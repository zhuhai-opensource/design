==> flow/design.v <==
module vga0 
(
	input 			vga_clk,
	input 			rst_n,
	output 			vga_hs,
	output 			vga_vs,
	output[4:0] 	vga_red,
	output[5:0] 	vga_green,
	output[4:0] 	vga_blue
);
	parameter H_SYNC   =  12;  
	parameter H_BACK   =  40  ;
	parameter H_ACTIVE =  1920;  
	parameter H_FRONT  =  28 ; 
	parameter V_SYNC   =  4 ;
	parameter V_BACK   =  18 ;
	parameter V_ACTIVE =  1080  ;
	parameter V_FRONT  =  3 	;
	parameter HP = H_SYNC + H_BACK + H_ACTIVE + H_FRONT;
	parameter VP = V_SYNC + V_BACK + V_ACTIVE + V_FRONT;
	parameter START =1;
	reg [12:0] cnt_xx;
	reg [12:0] cnt_yy;
	reg[4:0] red_r;
	reg[5:0] green_r;
	reg[4:0] blue_r;
	reg hs_r;
	reg vs_r;
	reg [15:0] dis_data;
	always @(posedge vga_clk ,negedge rst_n)
		if(!rst_n) cnt_xx <= 1'b1;
		else if(cnt_xx == HP) cnt_xx <= 1'b1;
		else cnt_xx <= cnt_xx + 1'b1;
	always @(posedge vga_clk,negedge rst_n)
	begin
		if(!rst_n) hs_r <= 1'b1;
		else if(cnt_xx == 1) hs_r <= 1'b0;
			else if(cnt_xx == H_SYNC) hs_r <= 1'b1;
	end
	always @(posedge vga_clk ,negedge rst_n)
	begin 
		if(!rst_n) cnt_yy <= 1'b1;
		else if(cnt_yy == VP) cnt_yy <= 1'b1;
				else if(cnt_xx == HP) cnt_yy <= cnt_yy + 1'b1;	
	end 
	always @(posedge vga_clk,negedge rst_n)
	begin 
		if(!rst_n) vs_r <= 1'b1;
		else if(cnt_yy == 1) vs_r <= 1'b0;
			else if (cnt_yy == V_SYNC) vs_r <= 1'b1;
	end 
	always @(negedge vga_clk,negedge rst_n)
	begin 
	if(!rst_n)
		dis_data <= 16'hffff;
	else
		case(cnt_xx) 
		300:	dis_data <= 16'hffff;
		600:	dis_data <= 16'hff00;
		900:  dis_data <= 16'h0ff0;
		1200:	dis_data <= 16'h00ff;
		1500:	dis_data <= 16'hf800;
		endcase 
	end 
	assign vga_hs = hs_r;
	assign vga_vs = vs_r;
	assign vga_red = dis_data[15:11];
	assign vga_green = dis_data[10:5];
	assign vga_blue = dis_data[4:0];
endmodule 
== Tool chain data of vga0 ==
What the tools print for vga0, step after step.
Lines are those of the file above, counted from 1.
Operators: Yosys type, input widths -> output width; for muxes data width and select width s.
Cell names lack the library's common part.
Not given: --
Inputs
  top module: vga0
  clock port: vga_clk
  cell library: sky130hd
  corner: tt_025C_1v80

== Word-level counts ==
Counts by Yosys on the flattened word-level netlist (proc, flatten, opt, wreduce; memories kept). Register bits leave out memories and registers merged into their read ports (data or address). Print and check cells are left out. Cells with the same type and inputs are merged into one.
Operators by class
  muxes and demuxes: 8
  equality and inequality tests: 11
  add/subtract/negate cells: 2
  reduce/logical cells: 4
Operator list (number)
  $pmux 16 s5: 1
  $eq 13x11->1 const B: 4
  $mux 13: 3
  $add 13x1->13 const B: 2
  $eq 13x1->1 const B: 2
  $eq 13x10->1 const B: 2
  $eq 13x3->1 const B: 1
  $eq 13x4->1 const B: 1
  $eq 13x9->1 const B: 1
  $reduce_bool 2->1: 3
  $reduce_bool 5->1: 1
  $mux 1: 4
Word-level totals
  input bits: 2
  register bits after elaboration: 44

== Logic depth ==
Yosys ltp: most cells in a row. Word level: on the elaborated netlist, between registers, memories and ports. Mapped: between sequential cells and ports; inverters and the memories' decode and read muxes count.
Logic depth
  word-level depth: 3
  ABC_AREA: 0
  mapped depth: 7
  gate-level depth less buffers: 6

== Mapped cells and area ==
The flow's flattened synthesis, as Yosys stat reports it; memories are mapped. The netlist is that of the ABC_AREA named above (0 if unset); the other value can give another one.
Mapped netlist
  cell area after synthesis: 1924.3 um^2
  cell count: 197
  buffer cells: 21
  sequential area: 837.1 um^2
  mapped flip-flops: 33
Cells by type
  dfrtp_1: number 24, total area 600.576 um^2
  dfstp_2: number 9, total area 236.477 um^2
  buf_4: number 12, total area 90.086 um^2
  xnor2_1: number 10, total area 87.584 um^2
  ha_1: number 6, total area 75.072 um^2
  nand3_1: number 14, total area 70.067 um^2
  nor2_1: number 18, total area 67.565 um^2
  nand2_1: number 17, total area 63.811 um^2
  xor2_1: number 7, total area 61.309 um^2
  nand4_1: number 9, total area 56.304 um^2
  nor4_4: number 2, total area 42.541 um^2
  and4_1: number 4, total area 35.034 um^2
  and2_1: number 5, total area 31.28 um^2
  or4_1: number 4, total area 30.029 um^2
  clkbuf_1: number 7, total area 26.275 um^2
  inv_1: number 7, total area 26.275 um^2
  or3b_4: number 2, total area 22.522 um^2
  mux2i_1: number 2, total area 20.019 um^2
Not listed: further types 25, cells in them 38.

Appendix: measured runs

Module vga0, platform sky130hd: 2 stored runs of the flow (Yosys, OpenROAD) with differing settings, in no particular order. Input and output delays are each 20% of the period that was set; the output load is 0.01 pF.
"finish__power__total" is the tool's figure for a default switching activity; nothing was simulated.

settings of record 1
{
  "period_ns": 2.86,
  "CORE_UTILIZATION": 53,
  "SETUP_SLACK_MARGIN": -0.19,
  "PLACE_DENSITY_LB_ADDON": 0.15,
  "CELL_PAD_IN_SITES_GLOBAL_PLACEMENT": 1,
  "TNS_END_PERCENT": 75,
  "CTS_CLUSTER_DIAMETER": 88,
  "CAP_MARGIN": 20,
  "CORE_MARGIN": 2,
  "SLEW_MARGIN": 20
}
report of record 1
yosys chip area after synthesis (um^2): 1924.3
finish__design__die__area: 4128.7
finish__design__instance__area__stdcell: 2349.8
finish__design__instance__utilization: 0.6879
finish__timing__setup__ws: -0.488
finish__timing__setup__tns: -5.280
finish__timing__hold__ws: 0.474
finish__power__total: 7.991e-04

settings of record 2
{
  "period_ns": 6.54,
  "CAP_MARGIN": 20,
  "CORE_MARGIN": 2,
  "CORE_UTILIZATION": 40,
  "SLEW_MARGIN": 20
}
report of record 2
yosys chip area after synthesis (um^2): 1924.3
finish__design__die__area: 5381.7
finish__design__instance__area__stdcell: 2152.1
finish__design__instance__utilization: 0.4587
finish__timing__setup__ws: 0.530
finish__timing__setup__tns: 0.000
finish__timing__hold__ws: 0.469
finish__power__total: 3.682e-04
